==> flow/design.v <==
module Vending_Machine(Clk, Reset, Coin, vending, change 
    );
	 input Clk, Reset;
	 input [2:0]Coin;
	 output reg vending;
	 output reg [2:0] change;
	 parameter [2:0] nickel =3'b001;
	 parameter [2:0] dime = 3'b010;
	 parameter [2:0] nickel_dime = 3'b011;
	 parameter [2:0] dimes_2 = 3'b100;
	 parameter [2:0] quarter = 3'b101;
	 parameter [2:0] idle=3'b000;
	 parameter [2:0] FIVE=3'b001;
	 parameter [2:0] TEN=3'b010;
	 parameter [2:0] FIFTEEN=3'b011;
	 parameter [2:0] TWENTY=3'b100;
	 parameter [2:0] TWENTYFIVE=3'b101;
	 reg [2:0]state,next_state;
	 always@(posedge Clk) begin
	 if(Reset) begin
	 state <= idle;
	 vending <= 1'b0;
	 change <= 3'b000;
	 end
	 else begin
	 case(state)
	 idle : begin
	 if(Coin == nickel) next_state = FIVE;
	 else if(Coin == dime) next_state = TEN;
	 else if(Coin == quarter)next_state = TWENTYFIVE;
	 else next_state = state;
	 change <=3'b0;
	 end
	 FIVE: begin
	 if(Coin == nickel) next_state = TEN;
	 else if(Coin == dime) next_state = FIFTEEN;
	 else if(Coin == quarter) next_state = TWENTYFIVE;
	 else next_state = state;
	 if (Coin == quarter) change <= nickel;
	 else change <=3'b0;
	 end
	 TEN: begin
	 if(Coin == nickel) next_state = FIFTEEN;
	 else if(Coin == dime) next_state = TWENTY;
	 else if(Coin == quarter) next_state = TWENTYFIVE;
	 else next_state = state;
	 if (Coin== quarter) change <= dime;
	 else change <= 3'b0;
	 end
	 FIFTEEN: begin
	 if(Coin == nickel) next_state = TWENTY;
	 else if(Coin == dime) next_state = TWENTYFIVE;
	 else if(Coin == quarter) next_state = TWENTYFIVE;
	 else next_state = state;
	 if (Coin== quarter) change <= nickel_dime;
	 else change <= 3'b0;
	 end
	 TWENTY: begin
	 if(Coin == nickel) next_state = TWENTYFIVE;
	 else if(Coin == dime) next_state = TWENTYFIVE;
	 else if(Coin == quarter) next_state = TWENTYFIVE;
	 else next_state = state;
	 if (Coin == dime) change <= nickel; 
	 else if (Coin == quarter) change <= dimes_2; 
	 else change <= 3'b0;
	 end
	 TWENTYFIVE: begin
	 next_state = idle;
	 change <=3'b0;
	 end
	 endcase
	 state = next_state;
	 end
	 end
	 always@(state) begin
	 if(state == TWENTYFIVE) vending <= 1'b1;
	 else vending <= 1'b0;
	 end 
endmodule
==> Tool chain data of Vending_Machine <==
What the tools print for Vending_Machine, step after step.
Line numbers count from 1 in the design file above.
Cell names lack the library's common part.
{ "inputs": {"top": "Vending_Machine", "clock_port": "Clk", "cell_library": "sky130hd", "pvt_corner": "tt_025C_1v80"} }

==> After elaboration <==
Source: Yosys, flattened and elaborated, memories not mapped. Widths are those after wreduce. Registers that Yosys merges into a memory's read port (data or address) are not register bits. Print and check cells do not count. Equal cells are merged and count once.
{ "bits": {"output_inout_bits": 4, "register_bits": 9, "in_bits": 5, "clocked_rd_ports_x_width": 0, "mem_bits_rw": 0, "mem_bits_ro": 0, "latchBits": 0, "memories": 0, "word_cells": 31} }
{ "op_classes": {"mul": 0, "cmp": 0, "reduce_and_logical": 3, "add_sub_neg": 0, "shifts": 0, "n_eq": 8, "div": 0, "bitwise": 0, "mux": 17} }
{ "op_table": {"columns": ["operator", "n"], "rows": [
  ["3-bit two-way mux", 12],
  ["3-bit parallel mux with 6-bit select", 1],
  ["3-bit parallel mux with 5-bit select", 1],
  ["3-bit by 2-bit == test with 1-bit output with constant B", 3],
  ["3-bit == test with constant B", 3],
  ["3-bit by 1-bit == test with 1-bit output with constant B", 2],
  ["5-bit nonzero test", 1],
  ["2-bit two-way mux", 2],
  ["3-bit zero test", 1],
  ["2-bit OR reduction", 1],
  ["1-bit two-way mux", 1]
]} }

==> Depth <==
Yosys ltp: most cells in a row. Word level: on the elaborated netlist, between registers, memories and ports. Mapped: between sequential cells and ports; inverters and the memories' decode and read muxes count.
{ "logic_depth": {"word_depth": 5, "abc_area": 0, "depth_mapped": 5, "mapped_depth_nobuf": 4} }

==> Netlist <==
The flow's flattened synthesis, as Yosys stat reports it; memories are mapped. The netlist is that of the ABC_AREA named above (0 if unset); the other value can give another one.
{ "types": {"columns": ["cell", "n", "area_total_um2"], "rows": [
  ["dfxtp_1", 6, 120.115],
  ["edfxtp_1", 3, 90.086],
  ["nor2b_1", 6, 37.536],
  ["nand2_1", 8, 30.029],
  ["a32o_1", 2, 20.019],
  ["o21ai_0", 4, 20.019],
  ["nor2_1", 5, 18.768],
  ["buf_2", 3, 15.014],
  ["nand3_1", 3, 15.014],
  ["nor3_1", 3, 15.014],
  ["and3_1", 2, 12.512],
  ["o22ai_1", 2, 12.512],
  ["mux2_2", 1, 11.261],
  ["a221o_1", 1, 10.01],
  ["a32oi_1", 1, 8.758],
  ["o32ai_1", 1, 8.758],
  ["a21o_1", 1, 7.507],
  ["a22oi_1", 1, 7.507]
]} }
Not listed: further types 8, cells in them 8.
{ "mapped": {"synth_area_um2": 504.2, "cells": 61, "flip_flops": 9, "sequential_area_um2": 210.2, "buf_cells": 5} }

==> Timing after synthesis <==
Path of least setup slack by OpenSTA after synthesis, without wires, with an ideal clock, recovery checks aside; 20% of the period is set as input and as output delay. Where synthesis merged equal registers, the netlist keeps one of their names.
{ "synth_timing": {"kind": "reg2reg", "start": "register state[0]", "end": "register next_state[0]", "slack_ns": 0.003, "path_stages": 4, "required_time_ns": 0.946, "path_buffers": 0, "setup_time_ns": 0.264, "clock_period_ns": 1.21, "t_first_pin_ns": 0.000, "delay_ns": 1.206, "t_arrival_ns": 0.942, "synth_period_reached_ns": 1.207} }
"delay_ns" is the arrival time less input delay plus setup time.
"path_stages" counts driving pins, that of a launching flip-flop among them; a cell with two outputs on the path counts twice.
"synth_period_reached_ns" is the clock period less the worst setup slack; recovery checks do not enter. This is arithmetic on one report: input and output delays are still those of the set period (20% each).
The rows between start and end are the longest chain of elaborated cells between them; the timing report does not say that the signal goes this way. Where chains are equally long, one stands for them.
Each line given opens the expression or statement behind the cell; cells for indexed reads and writes are added by Yosys, which also makes memories of some case tables.
A register here has more assigning lines than the two given.
{ "synth_between": {"cell_sequence": "dfxtp_1 > nor2b_1 > o22ai_1 > a221o_1", "elab_chain_len": 4, "cone_cells": 17, "classes_between": "eq/ne (5); mux (11); reduce/logical (1)"} }
{ "synth_lines": {"columns": ["item", "line_no", "text"], "rows": [
  ["start: declaration", 18, "reg [2:0]state,next_state;"],
  ["start: assignment", 21, "state <= idle;"],
  ["start: assignment", 72, "state = next_state;"],
  ["3-bit two-way mux", 61, "else if(Coin == quarter) next_state = TWENTYFIVE;"],
  ["3-bit two-way mux", 60, "else if(Coin == dime) next_state = TWENTYFIVE;"],
  ["3-bit two-way mux", 59, "if(Coin == nickel) next_state = TWENTYFIVE;"],
  ["3-bit parallel mux with 6-bit select", 26, "case(state)"],
  ["end: assignment", 31, "else next_state = state;"],
  ["end: assignment", 38, "else next_state = state;"],
  ["end: declaration", 18, null]
]} }

==> Path in the finished layout <==
From the final timing report of run 2: the path of least setup slack in the routed layout; clock arrival at registers is part of the times.
{ "layout_timing": {"kind": "reg2reg", "start": "register state[2]", "end": "register next_state[0]", "t_arrival_ns": 1.26, "t_first_pin_ns": 0.25, "setup_time_ns": 0.26, "path_stages": 4, "required_time_ns": 1.29, "slack_ns": 0.03, "path_buffers": 0, "clock_period_ns": 1.3} }
The rows between start and end are the longest chain of elaborated cells between them; the timing report does not say that the signal goes this way. Where chains are equally long, one stands for them.
A register here has more assigning lines than the two given.
{ "layout_between": {"cell_sequence": "dfxtp_4 > nor2b_4 > a21o_1 > a221o_1", "elab_chain_len": 2, "cone_cells": 7, "classes_between": "eq/ne (5); mux (1); reduce/logical (1)"} }
{ "layout_lines": {"columns": ["item", "line_no", "text"], "rows": [
  ["start: declaration", 18, "reg [2:0]state,next_state;"],
  ["start: assignment", 21, "state <= idle;"],
  ["start: assignment", 72, "state = next_state;"],
  ["3-bit == test", 26, "case(state)"],
  ["3-bit parallel mux with 6-bit select", 26, null],
  ["end: assignment", 31, "else next_state = state;"],
  ["end: assignment", 38, "else next_state = state;"],
  ["end: declaration", 18, null]
]} }

Subject: flow runs of Vending_Machine

Hi,

Settings and measured results of 2 stored flow runs for module Vending_Machine (sky130hd), not sorted in any way. The constraints put input and output delay at 20% of the set period each and load the outputs with 0.01 pF.
"achieved_clock_period_ns" means the clock period less the worst setup slack. The figure is calculated, with input and output delays left at 20% of the set period.
"worst_path_allowed_less_slack_ns" = time allowed to the worst setup path (clock period - input delay - output delay, where it has them) - its slack; a late launch clock adds to it, a late capture clock takes from it.
"design_power_uw" is the tool's figure for a default switching activity; nothing was simulated.
[
  {
    "run": "run 1",
    "settings": { "period_ns": 0.872, "CORE_UTILIZATION": 69, "SETUP_SLACK_MARGIN": 0.08, "PLACE_DENSITY_LB_ADDON": 0.23, "CORE_ASPECT_RATIO": 1.59, "TNS_END_PERCENT": 90, "CTS_CLUSTER_SIZE": 67, "CAP_MARGIN": 5, "SLEW_MARGIN": 5, "MIN_ROUTING_LAYER": "met1", "CORE_MARGIN": 2 },
    "outcome": "incomplete, floorplanning halted on PDN-0185"
  },
  {
    "run": "run 2",
    "settings": { "period_ns": 1.3, "CAP_MARGIN": 20, "CORE_MARGIN": 2, "CORE_UTILIZATION": 40, "SLEW_MARGIN": 20 },
    "results": { "utilization_pct": 61.4, "hold_worst_slack_ns": 0.477, "fin_ws_ns": 0.026, "achieved_clock_period_ns": 1.274, "stdcell_area_um2": 700.7, "tns_ns": 0.000, "final_die_area_um2": 1560.7, "worst_path_allowed_less_slack_ns": 1.27, "worstPathKind": "reg2reg", "synth_area_um2": 504.2, "design_power_uw": 695.3 }
  }
]

Regards
